==> flow/design.v <==
module mac #(parameter N=4, WIDTH=8) (
    input clk,                           
    input rst,                           
    input start,                         
    input signed [N*WIDTH-1:0] x,        
    input signed [N*WIDTH-1:0] w,        
    input signed [WIDTH-1:0] b,          
    output reg done,                     
    output reg signed [2*WIDTH+1:0] sum  
);
    reg [2:0] count;                 
    reg signed [2*WIDTH+1:0] acc;    
    always @(posedge clk) begin
        if (rst) begin
            count <= 0;
            acc <= 0;
            sum <= 0;
            done <= 0;
        end else if (start) begin
            count <= 0;
            acc <= b;
            done <= 0;
        end else if (!done) begin
            acc <= acc + $signed(x[count*WIDTH +: WIDTH]) * $signed(w[count*WIDTH +: WIDTH]);
            count <= count + 1;
            if (count == N-1) begin
                sum <= acc + $signed(x[(N-1)*WIDTH +: WIDTH]) * $signed(w[(N-1)*WIDTH +: WIDTH]);
                done <= 1;
            end
        end
    end
endmodule
module neuron_b #(parameter N=4, WIDTH=8) (
    input clk,                       
    input rst,                       
    input start,                     
    input signed [N*WIDTH-1:0] x,    
    input signed [N*WIDTH-1:0] w,    
    input signed [WIDTH-1:0] b,      
    output done,                     
    output signed [2*WIDTH+1:0] y    
);
    wire signed [2*WIDTH+1:0] sum;
    wire mac_done;
    mac #(.N(N), .WIDTH(WIDTH)) mac_inst (
        .clk(clk),
        .rst(rst),
        .start(start),
        .x(x),
        .w(w),
        .b(b),
        .done(mac_done),
        .sum(sum)
    );
    relu #(.WIDTH(2*WIDTH+2)) relu_inst (
        .in(sum),
        .out(y)
    );
    assign done = mac_done;
endmodule
module relu #(parameter WIDTH=8) (
    input   signed [WIDTH-1:0] in,    
    output  signed [WIDTH-1:0] out    
);
    reg signed [WIDTH-1:0] relu_out;
    always @* begin
        if (in > 0)
            relu_out = in;
        else
            relu_out = 0;
    end
    assign out = relu_out;
endmodule
# From RTL to reports: neuron_b
# The steps from the RTL of neuron_b to its reports follow in flow order.
# Lines are those of the file above, counted from 1.
# Operators carry their Yosys type and port widths (W data, S select, Z words).
# Library cell names are shortened.
design:
  design: "neuron_b"
  clock: "clk"
  library: "sky130hd"
  lib_corner: "tt_025C_1v80"

# Elaborated design
# Yosys after proc, flatten, opt, wreduce and memory -nomap, before mapping. Memory bits, and registers merged into a memory's read port (data or address), are not among the register bits. Print and check cells are not counted. Equal cells are merged and count once.
classes:
  add_sub_neg: 3
  n_mul: 2
  div_mod_pow: 0
  compare: 1
  eq_ne: 2
  shift: 2
  muxes: 5
  n_logic: 2
  n_reduce_logical: 2
ops:
  columns: ["cell", "count"]
  rows:
  - ["$mul A8 B8 Y16", 2]
  - ["$shiftx A32 B7 Y8", 2]
  - ["$mux W18", 3]
  - ["$add A18 B18 Y18", 2]
  - ["$gt A18 B1 Y1 const B", 1]
  - ["$add A3 B1 Y3 const B", 1]
  - ["$eq A3 B2 Y1 const B", 1]
  - ["$reduce_and A3 Y1", 1]
  - ["$not A1 Y1", 2]
  - ["$ne A2 B2 Y1 const B", 1]
  - ["$reduce_or A2 Y1", 1]
  - ["$mux W1", 2]
bits:
  ff_bits: 40
  latchBits: 0
  ram_bits: 0
  mem_bits_ro: 0
  clocked_rd_ports_x_width: 0
  mem_count: 0
  inputBits: 75
  output_inout_bits: 19
  elab_cells: 23

# Logic depth
# Longest topological path by Yosys (ltp), each cell counted once; first at word level (registers and memories cut), then after technology mapping (sequential cells cut; the memories' decode and read muxes count).
depth:
  depth_word: 5
  abc_area: 1
  mapped_depth: 37
  depth_no_buf: 36

# After synthesis
# Yosys stat after the flow's synthesis: flattened, memories mapped to cells. It holds for the ABC_AREA given above (unset counts as 0); a run with the other value may have another netlist.
synth_totals:
  mapped_cells: 1354
  mapped_area_um2: 9253.9
  seqArea_um2: 800.8
  ffs: 40
  n_buf: 37
by_type:
  columns: ["cell_type", "count", "type_area_um2"]
  rows:
  - ["fa_1", 112, 2242.15]
  - ["ha_1", 94, 1.18E+03]
  - ["nand2_1", 312, 1.17E+03]
  - ["inv_1", 306, 1.15E+03]
  - ["dfxtp_1", 40, 800.768]
  - ["nand3_1", 82, 410.394]
  - ["nor2_1", 109, 409.142]
  - ["a21oi_1", 75, 375.36]
  - ["xor2_1", 24, 210.202]
  - ["o21ai_0", 37, 185.178]
  - ["xnor2_1", 18, 157.651]
  - ["a31oi_1", 13, 81.328]
  - ["clkbuf_1", 20, 75.072]
  - ["buf_2", 12, 60.058]
  - ["nand3_2", 6, 60.058]
  - ["o21bai_1", 7, 52.55]
  - ["nand3b_1", 6, 45.043]
  - ["o21ai_2", 5, 43.792]
# Not listed: further types 30, cells in them 76.

# Timing after synthesis
# Path of least setup slack by OpenSTA after synthesis, without wires, with an ideal clock, recovery checks aside; 20% of the period is set as input and as output delay. Where synthesis merged equal registers, the netlist keeps one of their names.
synth_timing:
  path_type: "input-to-reg"
  startpoint: "input w[29]"
  endpoint: "register mac_inst.acc[17]"
  tclk_ps: 6890
  input_delay_ps: 1378
  setup_ps: 132
  launch_ps: 1378
  arrival_ps: 6537
  required_time_ps: 6758
  slack_ps: 221
  path_delay_ps: 5291
  stages: 29
  n_path_buf: 1
  synth_period_reached_ps: 6669
# "path_delay_ps" is the arrival time less input delay plus setup time.
# "stages" counts driving pins, that of a launching flip-flop among them; a cell with two outputs on the path counts twice.
# "synth_period_reached_ps" = period - worst setup slack (recovery checks aside). The figure is calculated, with input and output delays left at 20% of the set period.
# The rows between start and end are the longest chain of elaborated cells between them; the timing report does not say that the signal goes this way. Where chains are equally long, one stands for them.
# Each line given opens the expression or statement behind the cell; cells for indexed reads and writes are added by Yosys, which also makes memories of some case tables.
# A register here has more assigning lines than the two given.
synth_between:
  cell_sequence: "buf_2 > a21oi_1 > a221o_1 > or2_1 > fa_1 > fa_1 > inv_1 > fa_1 > inv_1 > fa_1 > inv_1 > ha_1 > nand3_1 > nand3_1 > nand4_1 > o211ai_1 > nand2_1 > nand2_1 > a21oi_1 > xnor2_1 > ha_1 > a21oi_1 > o21ai_0 > a21oi_1 > nand2_1 > nor2_1 > nand3_1 > nand3_1 > a21oi_1"
  elab_chain_len: 5
  cells_between: 5
  cone_lines: 3
  classes_between: "add/sub (1); mul (1); shift (1); mux (2)"
synth_rtl:
  columns: ["item", "line_no", "text"]
  rows:
  - ["start, declared", 38, "input signed [N*WIDTH-1:0] w,"]
  - ["$shiftx A32 B7 Y8", 24, "acc <= acc + $signed(x[count*WIDTH +: WIDTH]) * $signed(w[count*WIDTH +: WIDTH]);"]
  - ["$mul A8 B8 Y16", 24, null]
  - ["$add A18 B18 Y18", 24, null]
  - ["$mux W18", 23, "end else if (!done) begin"]
  - ["$mux W18", 19, "end else if (start) begin"]
  - ["end, assigned", 21, "acc <= b;"]
  - ["end, assigned", 24, null]
  - ["end, declared", 12, "reg signed [2*WIDTH+1:0] acc;"]

# Timing after layout
# From the final timing report of job 1: the path of least setup slack in the routed layout; clock arrival at registers is part of the times.
# The path's times are printed in steps of 10 ps; the period is the one set.
layout_timing:
  path_type: "input-to-reg"
  startpoint: "input w[0]"
  endpoint: "register mac_inst.acc[14]"
  tclk_ps: 4910
  input_delay_ps: 980
  setup_ps: 80
  launch_ps: 980
  arrival_ps: 6390
  required_time_ps: 5140
  slack_ps: -1250
  stages: 30
  n_path_buf: 1
# The rows between start and end are the longest chain of elaborated cells between them; the timing report does not say that the signal goes this way. Where chains are equally long, one stands for them.
# A register here has more assigning lines than the two given.
layout_between:
  cell_sequence: "clkdlybuf4s15_1 > nand2_1 > a221o_1 > nor2_4 > inv_2 > fa_2 > fa_1 > inv_1 > fa_1 > inv_1 > fa_1 > inv_2 > ha_4 > nand2_1 > nand2_1 > nand2_2 > nand2_2 > a21oi_2 > nor2_1 > nor2_1 > xor2_1 > inv_1 > ha_4 > nand2_4 > nor4_2 > nand2_1 > nand2_1 > or2_0 > nand3_1 > a31oi_1"
  elab_chain_len: 5
  cells_between: 5
  cone_lines: 3
  classes_between: "add/sub (1); mul (1); shift (1); mux (2)"
layout_rtl:
  columns: ["item", "line_no", "text"]
  rows:
  - ["start, declared", 38, "input signed [N*WIDTH-1:0] w,"]
  - ["$shiftx A32 B7 Y8", 24, "acc <= acc + $signed(x[count*WIDTH +: WIDTH]) * $signed(w[count*WIDTH +: WIDTH]);"]
  - ["$mul A8 B8 Y16", 24, null]
  - ["$add A18 B18 Y18", 24, null]
  - ["$mux W18", 23, "end else if (!done) begin"]
  - ["$mux W18", 19, "end else if (start) begin"]
  - ["end, assigned", 21, "acc <= b;"]
  - ["end, assigned", 24, null]
  - ["end, declared", 12, "reg signed [2*WIDTH+1:0] acc;"]

# Design neuron_b on sky130hd. What follows are 2 stored runs of the flow, each under its own settings; their order means nothing. The constraints put input and output delay at 20% of the set period each and load the outputs with 0.01 pF.
# "timing.achieved_period_ps" means the clock period less the worst setup slack. The figure is calculated, with input and output delays left at 20% of the set period.
# By "worst_path_time_ps" is meant the share of the clock period that the worst setup path is allowed (20% is reserved at inputs, 20% at outputs), minus its slack. Clock arrival times at its registers enter into it.
# "worst_path_time_ps" is given in steps of 10 ps.
runs:
  - name: "job 1"
    settings:
      period_ns: 4.91
      CORE_UTILIZATION: 19
      SETUP_SLACK_MARGIN: 0.92
      PLACE_DENSITY: 0.79
      CELL_PAD_IN_SITES_GLOBAL_PLACEMENT: 2
      CELL_PAD_IN_SITES_DETAIL_PLACEMENT: 1
      TNS_END_PERCENT: 15
      ABC_AREA: 1
      SLEW_MARGIN: 10
      CAP_MARGIN: 20
      CORE_MARGIN: 2
    results:
      timing.achieved_period_ps: 6158
      layout_utilization_pct: 30.5
      setupTns_ps: -18304
      worst_path_time_ps: 5180
      path_kind: "input-to-reg"
      final_die_area_um2: 50485.6
      setup_ws_ps: -1248
      yosys.chip_area_um2: 9253.9
      final_hold_ws_ps: 486
      finalCellArea_um2: 14627.8
  - name: "job 2"
    settings:
      period_ns: 8.67
      CAP_MARGIN: 20
      CORE_MARGIN: 2
      CORE_UTILIZATION: 40
      SLEW_MARGIN: 20
    results:
      timing.achieved_period_ps: 8176
      layout_utilization_pct: 47.3
      setupTns_ps: 0
      worst_path_time_ps: 6440
      path_kind: "input-to-reg"
      final_die_area_um2: 23305.1
      setup_ws_ps: 494
      yosys.chip_area_um2: 8839.7
      final_hold_ws_ps: 468
      finalCellArea_um2: 10296.1
