==> flow/design.v <==
module l3_gan (
    input               clk,
    input               rst,
    input               start,            
    input  signed [15:0] x1,
    input  signed [15:0] x2,
    input  signed [15:0] x3,
    input  signed [15:0] x4,
    input  signed [16*4*4-1:0] L1_w,      
    input  signed [16*4-1:0]   L1_b,
    input  signed [16*2*4-1:0] L2_w,      
    input  signed [16*2-1:0]   L2_b,
    input  signed [16*1*2-1:0] L3_w,      
    input  signed [16*1-1:0]   L3_b,
    input  signed [16*1*1-1:0] L4_w,      
    input  signed [16*1-1:0]   L4_b,
    input  signed [16*1*1-1:0] L5_w,      
    input  signed [16*1-1:0]   L5_b,
    input  signed [16*2*1-1:0] L6_w,      
    input  signed [16*2-1:0]   L6_b,
    input  signed [16*4*2-1:0] L7_w,      
    input  signed [16*4-1:0]   L7_b,
    input  signed [16*4*4-1:0] L8_w,      
    input  signed [16*4-1:0]   L8_b,
    output reg signed [15:0] out1,
    output reg signed [15:0] out2,
    output reg signed [15:0] out3,
    output reg signed [15:0] out4,
    output reg               done         
);
    reg signed [15:0] L1_1_out, L1_2_out, L1_3_out, L1_4_out;
    reg signed [15:0] L2_1_out, L2_2_out;
    reg signed [15:0] L3_1_out;
    reg signed [15:0] L4_1_out;
    reg signed [15:0] L5_1_out;
    reg signed [15:0] L6_1_out, L6_2_out;
    reg signed [15:0] L7_1_out, L7_2_out, L7_3_out, L7_4_out;
    reg signed [15:0] L8_1_out, L8_2_out, L8_3_out, L8_4_out;
    reg [5:0] state;
    localparam S_IDLE=0,
               S_L1_1=1, S_W1_1=2, S_L1_2=3, S_W1_2=4, S_L1_3=5, S_W1_3=6, S_L1_4=7, S_W1_4=8,
               S_L2_1=9, S_W2_1=10, S_L2_2=11, S_W2_2=12,
               S_L3_1=13, S_W3_1=14,
               S_L4_1=15, S_W4_1=16,
               S_L5_1=17, S_W5_1=18,
               S_L6_1=19, S_W6_1=20, S_L6_2=21, S_W6_2=22,
               S_L7_1=23, S_W7_1=24, S_L7_2=25, S_W7_2=26, S_L7_3=27, S_W7_3=28, S_L7_4=29, S_W7_4=30,
               S_L8_1=31, S_W8_1=32, S_L8_2=33, S_W8_2=34, S_L8_3=35, S_W8_3=36, S_L8_4=37, S_W8_4=38,
               S_OUT=39, S_DONE=40;
    reg  signed [63:0] neuron_x;  
    reg  signed [63:0] neuron_w;
    reg  signed [15:0] neuron_b;
    wire signed [15:0] neuron_y;
    l3_neuron #(.N(4), .WIDTH(16)) neuron_inst (
        .x(neuron_x),
        .w(neuron_w),
        .b(neuron_b),
        .y(neuron_y)
    );
    always @(posedge clk or posedge rst) begin
        if (rst) begin
            state    <= S_IDLE;
            done     <= 0;
            out1     <= 0;
            out2     <= 0;
            out3     <= 0;
            out4     <= 0;
            L1_1_out <= 0; L1_2_out <= 0; L1_3_out <= 0; L1_4_out <= 0;
            L2_1_out <= 0; L2_2_out <= 0;
            L3_1_out <= 0;
            L4_1_out <= 0;
            L5_1_out <= 0;
            L6_1_out <= 0; L6_2_out <= 0;
            L7_1_out <= 0; L7_2_out <= 0; L7_3_out <= 0; L7_4_out <= 0;
            L8_1_out <= 0; L8_2_out <= 0; L8_3_out <= 0; L8_4_out <= 0;
        end else begin
            case (state)
                S_IDLE: begin
                    done <= 0;
                    if (start) state <= S_L1_1;
                end
                S_L1_1: begin
                    neuron_x <= {x4, x3, x2, x1};
                    neuron_w <= L1_w[0*64 +: 64];
                    neuron_b <= L1_b[0*16 +: 16];
                    state    <= S_W1_1;
                end
                S_W1_1: begin
                    L1_1_out <= neuron_y;
                    state    <= S_L1_2;
                end
                S_L1_2: begin
                    neuron_x <= {x4, x3, x2, x1};
                    neuron_w <= L1_w[1*64 +: 64];
                    neuron_b <= L1_b[1*16 +: 16];
                    state    <= S_W1_2;
                end
                S_W1_2: begin
                    L1_2_out <= neuron_y;
                    state    <= S_L1_3;
                end
                S_L1_3: begin
                    neuron_x <= {x4, x3, x2, x1};
                    neuron_w <= L1_w[2*64 +: 64];
                    neuron_b <= L1_b[2*16 +: 16];
                    state    <= S_W1_3;
                end
                S_W1_3: begin
                    L1_3_out <= neuron_y;
                    state    <= S_L1_4;
                end
                S_L1_4: begin
                    neuron_x <= {x4, x3, x2, x1};
                    neuron_w <= L1_w[3*64 +: 64];
                    neuron_b <= L1_b[3*16 +: 16];
                    state    <= S_W1_4;
                end
                S_W1_4: begin
                    L1_4_out <= neuron_y;
                    state    <= S_L2_1;
                end
                S_L2_1: begin
                    neuron_x <= {L1_4_out, L1_3_out, L1_2_out, L1_1_out};
                    neuron_w <= L2_w[0*64 +: 64];
                    neuron_b <= L2_b[0*16 +: 16];
                    state    <= S_W2_1;
                end
                S_W2_1: begin
                    L2_1_out <= neuron_y;
                    state    <= S_L2_2;
                end
                S_L2_2: begin
                    neuron_x <= {L1_4_out, L1_3_out, L1_2_out, L1_1_out};
                    neuron_w <= L2_w[1*64 +: 64];
                    neuron_b <= L2_b[1*16 +: 16];
                    state    <= S_W2_2;
                end
                S_W2_2: begin
                    L2_2_out <= neuron_y;
                    state    <= S_L3_1;
                end
                S_L3_1: begin
                    neuron_x <= {32'b0, L2_2_out, L2_1_out};  
                    neuron_w <= L3_w;
                    neuron_b <= L3_b;
                    state    <= S_W3_1;
                end
                S_W3_1: begin
                    L3_1_out <= neuron_y;
                    state    <= S_L4_1;
                end
                S_L4_1: begin
                    neuron_x <= {48'b0, L3_1_out};  
                    neuron_w <= L4_w;
                    neuron_b <= L4_b;
                    state    <= S_W4_1;
                end
                S_W4_1: begin
                    L4_1_out <= neuron_y;
                    state    <= S_L5_1;
                end
                S_L5_1: begin
                    neuron_x <= {48'b0, L4_1_out};  
                    neuron_w <= L5_w;
                    neuron_b <= L5_b;
                    state    <= S_W5_1;
                end
                S_W5_1: begin
                    L5_1_out <= neuron_y;
                    state    <= S_L6_1;
                end
                S_L6_1: begin
                    neuron_x <= {48'b0, L5_1_out};  
                    neuron_w <= L6_w[0*16 +: 16];
                    neuron_b <= L6_b[0*16 +: 16];
                    state    <= S_W6_1;
                end
                S_W6_1: begin
                    L6_1_out <= neuron_y;
                    state    <= S_L6_2;
                end
                S_L6_2: begin
                    neuron_x <= {48'b0, L5_1_out};  
                    neuron_w <= L6_w[1*16 +: 16];
                    neuron_b <= L6_b[1*16 +: 16];
                    state    <= S_W6_2;
                end
                S_W6_2: begin
                    L6_2_out <= neuron_y;
                    state    <= S_L7_1;
                end
                S_L7_1: begin
                    neuron_x <= {32'b0, L6_2_out, L6_1_out};  
                    neuron_w <= L7_w[0*32 +: 32];
                    neuron_b <= L7_b[0*16 +: 16];
                    state    <= S_W7_1;
                end
                S_W7_1: begin
                    L7_1_out <= neuron_y;
                    state    <= S_L7_2;
                end
                S_L7_2: begin
                    neuron_x <= {32'b0, L6_2_out, L6_1_out};  
                    neuron_w <= L7_w[1*32 +: 32];
                    neuron_b <= L7_b[1*16 +: 16];
                    state    <= S_W7_2;
                end
                S_W7_2: begin
                    L7_2_out <= neuron_y;
                    state    <= S_L7_3;
                end
                S_L7_3: begin
                    neuron_x <= {32'b0, L6_2_out, L6_1_out};  
                    neuron_w <= L7_w[2*32 +: 32];
                    neuron_b <= L7_b[2*16 +: 16];
                    state    <= S_W7_3;
                end
                S_W7_3: begin
                    L7_3_out <= neuron_y;
                    state    <= S_L7_4;
                end
                S_L7_4: begin
                    neuron_x <= {32'b0, L6_2_out, L6_1_out};  
                    neuron_w <= L7_w[3*32 +: 32];
                    neuron_b <= L7_b[3*16 +: 16];
                    state    <= S_W7_4;
                end
                S_W7_4: begin
                    L7_4_out <= neuron_y;
                    state    <= S_L8_1;
                end
                S_L8_1: begin
                    neuron_x <= {L7_4_out, L7_3_out, L7_2_out, L7_1_out};
                    neuron_w <= L8_w[0*64 +: 64];
                    neuron_b <= L8_b[0*16 +: 16];
                    state    <= S_W8_1;
                end
                S_W8_1: begin
                    L8_1_out <= neuron_y;
                    state    <= S_L8_2;
                end
                S_L8_2: begin
                    neuron_x <= {L7_4_out, L7_3_out, L7_2_out, L7_1_out};
                    neuron_w <= L8_w[1*64 +: 64];
                    neuron_b <= L8_b[1*16 +: 16];
                    state    <= S_W8_2;
                end
                S_W8_2: begin
                    L8_2_out <= neuron_y;
                    state    <= S_L8_3;
                end
                S_L8_3: begin
                    neuron_x <= {L7_4_out, L7_3_out, L7_2_out, L7_1_out};
                    neuron_w <= L8_w[2*64 +: 64];
                    neuron_b <= L8_b[2*16 +: 16];
                    state    <= S_W8_3;
                end
                S_W8_3: begin
                    L8_3_out <= neuron_y;
                    state    <= S_L8_4;
                end
                S_L8_4: begin
                    neuron_x <= {L7_4_out, L7_3_out, L7_2_out, L7_1_out};
                    neuron_w <= L8_w[3*64 +: 64];
                    neuron_b <= L8_b[3*16 +: 16];
                    state    <= S_W8_4;
                end
                S_W8_4: begin
                    L8_4_out <= neuron_y;
                    state    <= S_OUT;
                end
                S_OUT: begin
                    out1 <= L8_1_out;
                    out2 <= L8_2_out;
                    out3 <= L8_3_out;
                    out4 <= L8_4_out;
                    done <= 1;
                    state <= S_DONE;
                end
                S_DONE: begin
                    done  <= 1;
                    if (!start)
                        state <= S_IDLE;
                end
            endcase
        end
    end
endmodule
module l3_neuron #(
    parameter N     = 4,
    parameter WIDTH = 16
) (
    input  signed [N*WIDTH-1:0] x,  
    input  signed [N*WIDTH-1:0] w,  
    input  signed [WIDTH-1:0]   b,  
    output signed [WIDTH-1:0]   y   
);
    localparam ACC_WIDTH   = 2*WIDTH + 1;                
    localparam MAX_16BIT_S = {1'b0, {(WIDTH-1){1'b1}}};  
    integer i;
    reg signed [ACC_WIDTH:0] sum;
    reg signed [WIDTH-1:0]   y_out;
    always @* begin
        sum = b;
        for (i = 0; i < N; i = i + 1) begin
            sum = sum + $signed(x[i*WIDTH +: WIDTH]) * $signed(w[i*WIDTH +: WIDTH]);
        end
        if (sum <= 0) begin
            y_out = 0;  
        end else if (sum > MAX_16BIT_S) begin
            y_out = MAX_16BIT_S;  
        end else begin
            y_out = sum[WIDTH-1:0];  
        end
    end
    assign y = y_out;
endmodule
### From RTL to reports: l3_gan

The steps from the RTL of l3_gan to its reports follow in flow order.
Line numbers count from 1 in the design file above.
The mark - stands for no value.

| set-up | value |
|---|---|
| top module | l3_gan |
| clock port | clk |
| cell library | sky130hd |
| corner | tt_025C_1v80 |

### Word-level counts

Source: Yosys, flattened and elaborated, memories not mapped. Widths are those after wreduce. Registers that Yosys merges into a memory's read port (data or address) are not register bits. Print and check cells do not count. Equal cells are merged and count once.

| word-level totals | value |
|---|---|
| register bits after elaboration | 519 |
| bits of input ports | 1235 |
| output and inout bits | 65 |
| word-level cells | 104 |

| cells by class | value |
|---|---|
| $add $sub $neg | 4 |
| $mul | 4 |
| $lt $le $gt $ge | 2 |
| equality and inequality tests | 42 |
| muxes and demuxes | 9 |
| bitwise logic cells | 1 |
| reductions and logical operators | 14 |

Operators by type and width:

| cell | count |
|---|---|
| multiplier 16 x 16 -> 32 bit | 4 |
| parallel mux 64 bit (select 19 bit) | 1 |
| parallel mux 64 bit (select 8 bit) | 1 |
| parallel mux 16 bit (select 19 bit) | 1 |
| parallel mux 6 bit (select 41 bit) | 1 |
| adder 34 bit | 3 |
| == test 6 x 5 -> 1 bit (second input constant) | 16 |
| == test 6 bit (second input constant) | 9 |
| == test 6 x 4 -> 1 bit (second input constant) | 8 |
| nonzero test 41 bit | 1 |
| <= comparator 34 x 1 -> 1 bit (second input constant) | 1 |
| > comparator 34 x 15 -> 1 bit (second input constant) | 1 |
| adder 16 x 32 -> 33 bit | 1 |
| 2-to-1 mux 16 bit | 2 |
| == test 6 x 3 -> 1 bit (second input constant) | 4 |
| nonzero test 19 bit | 1 |
| OR reduction 4 bit | 3 |
| == test 6 x 2 -> 1 bit (second input constant) | 2 |
| 2-to-1 mux 6 bit | 2 |
| nonzero test 8 bit | 1 |
| OR reduction 2 bit | 3 |
| == test 6 x 1 -> 1 bit (second input constant) | 1 |
| logical NOT 6 bit | 1 |
| inequality test 2 bit (second input constant) | 2 |
| AND reduction 2 bit | 2 |
| AND reduction 3 bit | 1 |
| nonzero test 2 bit | 1 |
| parallel mux 1 bit (select 2 bit) | 1 |
| inverter 1 bit | 1 |

### Longest topological paths

Depth = most cells in a row (Yosys ltp): at word level without a register or memory, in the mapped netlist without a sequential cell, where the memories' decode and read muxes count.

| depth | value |
|---|---|
| depth in word-level cells | 8 |
| ABC_AREA | 0 |
| mapped depth | 42 |
| mapped depth without buffers | 38 |

### Mapped cells and area

Yosys stat after the flow's synthesis: flattened, memories mapped to cells. It holds for the ABC_AREA given above (unset counts as 0); a run with the other value may have another netlist.

| synthesis totals | value |
|---|---|
| cell count | 7695 |
| chip area (Yosys) | 0.0719152 mm² |
| sequential area | 0.0137081 mm² |
| mapped flip-flops | 519 |
| buffers | 441 |

Cell types:

| cell | count | area in all (µm²) |
|---|---|---|
| sky130_fd_sc_hd__fa_1 | 1137 | 2.28E+04 |
| sky130_fd_sc_hd__dfrtp_1 | 375 | 9384 |
| sky130_fd_sc_hd__inv_1 | 1290 | 4.84E+03 |
| sky130_fd_sc_hd__ha_1 | 364 | 4.55E+03 |
| sky130_fd_sc_hd__edfxtp_1 | 144 | 4.32E+03 |
| sky130_fd_sc_hd__and2_1 | 498 | 3.12E+03 |
| sky130_fd_sc_hd__nand2_1 | 688 | 2.58E+03 |
| sky130_fd_sc_hd__nor2_1 | 533 | 2E+03 |
| sky130_fd_sc_hd__a22oi_1 | 235 | 1.76E+03 |
| sky130_fd_sc_hd__a222oi_1 | 152 | 1.52E+03 |
| sky130_fd_sc_hd__clkbuf_1 | 373 | 1.4E+03 |
| sky130_fd_sc_hd__a211oi_1 | 168 | 1261.21 |
| sky130_fd_sc_hd__a311oi_1 | 137 | 1.2E+03 |
| sky130_fd_sc_hd__mux2_2 | 106 | 1.19E+03 |
| sky130_fd_sc_hd__a21oi_1 | 199 | 995.955 |
| sky130_fd_sc_hd__xnor2_1 | 107 | 937.149 |
| sky130_fd_sc_hd__nor4_1 | 142 | 888.352 |
| sky130_fd_sc_hd__o21ai_0 | 117 | 585.562 |

Not listed: further types 55, cells in them 930.
By module: a second synthesis without flattening, with its own total; a netlist apart from the flattened one above.

| unflattened totals | value |
|---|---|
| cell total of the unflattened synthesis | 6739 |
| area (unflattened synthesis) | 0.0698382 mm² |

Each row is one instance without its submodules.

Modules:

| module | instances | cells | area (mm²) | seq. area (mm²) |
|---|---|---|---|---|
| l3_neuron | 1 | 4371 | 0.0418877 | 0 |
| l3_gan | 1 | 2368 | 0.0279506 | 0.0137081 |

### Worst setup path after synthesis

Path of least setup slack by OpenSTA after synthesis, without wires, with an ideal clock, recovery checks aside; 20% of the period is set as input and as output delay. Where synthesis merged equal registers, the netlist keeps one of their names.

| timing path after synthesis | value |
|---|---|
| kind | input-to-reg |
| start | input port rst |
| end | register neuron_b[0] |
| clock period | 28.4 ns |
| external input delay | 5.680 ns |
| setup time | 0.448 ns |
| time at the first pin | 5.680 ns |
| arrival time | 16.083 ns |
| required time | 27.952 ns |
| path slack | 11.870 ns |
| path delay | 10.851 ns |
| stages | 2 |
| buffers on the path | 0 |
| period reached after synthesis | 16.53 ns |

"path delay" = arrival - input delay + setup time.
"stages": output pins that drive a net of the path, with the launching flip-flop's if there is one; two outputs of one cell count as two.
"period reached after synthesis" is the clock period less the worst setup slack; recovery checks do not enter. This is arithmetic on one report: input and output delays are still those of the set period (20% each).
The rows between start and end are the longest chain of elaborated cells between them; the timing report does not say that the signal goes this way. Where chains are equally long, one stands for them.
A line is the first line of the expression or statement that the cell stems from. Yosys adds cells for indexed reads and writes and turns some case tables into memories.
A register here has more assigning lines than the two given.

| on the way, after synthesis | value |
|---|---|
| cells stage by stage | sky130_fd_sc_hd__inv_1 -> sky130_fd_sc_hd__and3_1 |
| length of the longest elaborated chain | 2 |
| elaborated cells between the ends (all ways) | 2 |
| RTL lines with such cells | 0 |
| classes of those cells | 1 x logic; 1 x reduce/logical |

Ends and longest elaborated chain, after synthesis:

| item | RTL line | text |
|---|---|---|
| start: declaration | 3 | `input               rst,` |
| inverter 1 bit | - |  |
| AND reduction 2 bit | - |  |
| end: assignment | 85 | `neuron_b <= L1_b[0*16 +: 16];` |
| end: assignment | 95 | `neuron_b <= L1_b[1*16 +: 16];` |
| end: declaration | 52 | `reg  signed [15:0] neuron_b;` |

### Timing after layout

Path of least setup slack in the final report of run 1 (OpenROAD, finished layout, wires in). Where an end is a register, its clock arrival counts in the times.

| timing path post-layout | value |
|---|---|
| kind | reg-to-reg |
| start | register neuron_x[27] |
| end | register L1_1_out[2] |
| clock period | 14.0 ns |
| setup time | 0.19 ns |
| time at the first pin | 0.68 ns |
| arrival time | 12.72 ns |
| required time | 14.53 ns |
| path slack | 1.80 ns |
| stages | 34 |
| buffers on the path | 2 |

The rows between start and end are the longest chain of elaborated cells between them; the timing report does not say that the signal goes this way. Where chains are equally long, one stands for them.
A register here has more assigning lines than the two given.

| on the way, post-layout | value |
|---|---|
| cells stage by stage | sky130_fd_sc_hd__edfxtp_1 -> sky130_fd_sc_hd__nand2_1 -> sky130_fd_sc_hd__fa_1 -> sky130_fd_sc_hd__fa_1 -> sky130_fd_sc_hd__inv_1 -> sky130_fd_sc_hd__fa_1 -> sky130_fd_sc_hd__fa_1 -> sky130_fd_sc_hd__fa_1 -> sky130_fd_sc_hd__fa_1 -> sky130_fd_sc_hd__ha_1 -> sky130_fd_sc_hd__a21oi_1 -> sky130_fd_sc_hd__o21ai_0 -> sky130_fd_sc_hd__o41ai_1 -> sky130_fd_sc_hd__o21ai_0 -> sky130_fd_sc_hd__o2111ai_1 -> sky130_fd_sc_hd__and4_1 -> sky130_fd_sc_hd__nor3_1 -> sky130_fd_sc_hd__xor2_1 -> sky130_fd_sc_hd__fa_1 -> sky130_fd_sc_hd__inv_1 -> sky130_fd_sc_hd__fa_1 -> sky130_fd_sc_hd__inv_1 -> sky130_fd_sc_hd__ha_1 -> sky130_fd_sc_hd__a21oi_1 -> sky130_fd_sc_hd__o221ai_1 -> sky130_fd_sc_hd__a31oi_1 -> sky130_fd_sc_hd__o211ai_1 -> sky130_fd_sc_hd__a311o_1 -> sky130_fd_sc_hd__nor4_1 -> sky130_fd_sc_hd__nand4_1 -> sky130_fd_sc_hd__nor4_4 -> sky130_fd_sc_hd__buf_12 -> sky130_fd_sc_hd__buf_12 -> sky130_fd_sc_hd__a311oi_1 |
| length of the longest elaborated chain | 7 |
| elaborated cells between the ends (all ways) | 8 |
| RTL lines with such cells | 3 |
| classes of those cells | 3 x add/sub; 1 x mul; 2 x compare; 2 x mux |

Ends and longest elaborated chain, post-layout:

| item | RTL line | text |
|---|---|---|
| start: declaration | 50 | `reg  signed [63:0] neuron_x;` |
| start: assignment | 83 | `neuron_x <= {x4, x3, x2, x1};` |
| start: assignment | 93 | `neuron_x <= {x4, x3, x2, x1};` |
| multiplier 16 x 16 -> 32 bit | 306 | `sum = sum + $signed(x[i*WIDTH +: WIDTH]) * $signed(w[i*WIDTH +: WIDTH]);` |
| adder 34 bit (3 in a row) | 306 |  |
| > comparator 34 x 15 -> 1 bit | 310 | `end else if (sum > MAX_16BIT_S) begin` |
| 2-to-1 mux 16 bit | 310 |  |
| 2-to-1 mux 16 bit | 308 | `if (sum <= 0) begin` |
| end: assignment | 68 | `L1_1_out <= 0; L1_2_out <= 0; L1_3_out <= 0; L1_4_out <= 0;` |
| end: assignment | 89 | `L1_1_out <= neuron_y;` |
| end: declaration | 31 | `reg signed [15:0] L1_1_out, L1_2_out, L1_3_out, L1_4_out;` |

Measured results for l3_gan: 2 stored runs of the Yosys and OpenROAD flow on sky130hd. The settings differ; the order carries no meaning. The constraints put input and output delay at 20% of the set period each and load the outputs with 0.01 pF.
"period reached" is the run's clock period less its worst setup slack. It is reckoned from that one timing run; input and output delays stay at 20% of the period that was set.
"allowed time less slack (worst setup path)" is the time allowed to the run's worst setup path (the clock period less input and output delay, where it has them) less its slack. Clock arrival times count: a late capture clock shortens it, a late launch clock lengthens it.

## Run 1

==> flow/run.sh <==
#!/bin/bash
# the make line also repeats the synthesis and layout settings of config.mk as NAME=value (left out here)
make -C /OpenROAD-flow-scripts/flow DESIGN_CONFIG=/design/flow/config.mk WORK_HOME=/design/flow/orfs CLKGATE_MAP_FILE= finish
==> flow/config.mk <==
export PLATFORM = sky130hd
export DESIGN_NAME = l3_gan
export DESIGN_NICKNAME = l3_gan
export VERILOG_FILES = /design/flow/design.v
export SDC_FILE = /design/flow/constraint.sdc
export NUM_CORES = 4
export LEC_CHECK = 0
export CAP_MARGIN = 20
export CORE_MARGIN = 2
export CORE_UTILIZATION = 40
export SETUP_SLACK_MARGIN = -0.98
export SLEW_MARGIN = 20
==> flow/constraint.sdc <==
create_clock -name core_clock -period 14.0 [get_ports {clk}]
set_input_delay 2.8000 -clock core_clock [delete_from_list [all_inputs] [get_ports {clk}]]
set_output_delay 2.8000 -clock core_clock [all_outputs]
set_load 0.01 [all_outputs]

| result of run 1 | value |
|---|---|
| period reached | 12.196 ns |
| allowed time less slack (worst setup path) | 12.20 ns |
| worst setup path kind | reg-to-reg |
| setup total negative slack | 0.000 ns |
| utilization after layout | 50.6% |
| Yosys chip area after synthesis | 0.0719152 mm² |
| setup slack of the worst path | 1.804 ns |
| full die area | 0.183197 mm² |
| standard-cell area of the final layout | 0.0903441 mm² |
| smallest hold slack | 0.481 ns |

## Run 2

==> flow/run.sh <==
#!/bin/bash
# the make line also repeats the synthesis and layout settings of config.mk as NAME=value (left out here)
make -C /OpenROAD-flow-scripts/flow DESIGN_CONFIG=/design/flow/config.mk WORK_HOME=/design/flow/orfs CLKGATE_MAP_FILE= finish
==> flow/config.mk <==
export PLATFORM = sky130hd
export DESIGN_NAME = l3_gan
export DESIGN_NICKNAME = l3_gan
export VERILOG_FILES = /design/flow/design.v
export SDC_FILE = /design/flow/constraint.sdc
export NUM_CORES = 4
export LEC_CHECK = 0
export CAP_MARGIN = 30
export CORE_ASPECT_RATIO = 1.14
export CORE_MARGIN = 8
export CORE_UTILIZATION = 18
export GPL_ROUTABILITY_DRIVEN = 1
export MIN_ROUTING_LAYER = met1
export PLACE_DENSITY_LB_ADDON = 0.29
export SLEW_MARGIN = 10
==> flow/constraint.sdc <==
create_clock -name core_clock -period 15.4 [get_ports {clk}]
set_input_delay 3.0800 -clock core_clock [delete_from_list [all_inputs] [get_ports {clk}]]
set_output_delay 3.0800 -clock core_clock [all_outputs]
set_load 0.01 [all_outputs]

| result of run 2 | value |
|---|---|
| full die area | 0.420055 mm² |
| setup total negative slack | 0.000 ns |
| utilization after layout | 23.6% |
| Yosys chip area after synthesis | 0.0719152 mm² |
| standard-cell area of the final layout | 0.094313 mm² |
| setup slack of the worst path | 3.524 ns |
| smallest hold slack | 0.484 ns |
| allowed time less slack (worst setup path) | 11.88 ns |
| worst setup path kind | reg-to-reg |
| period reached | 11.876 ns |
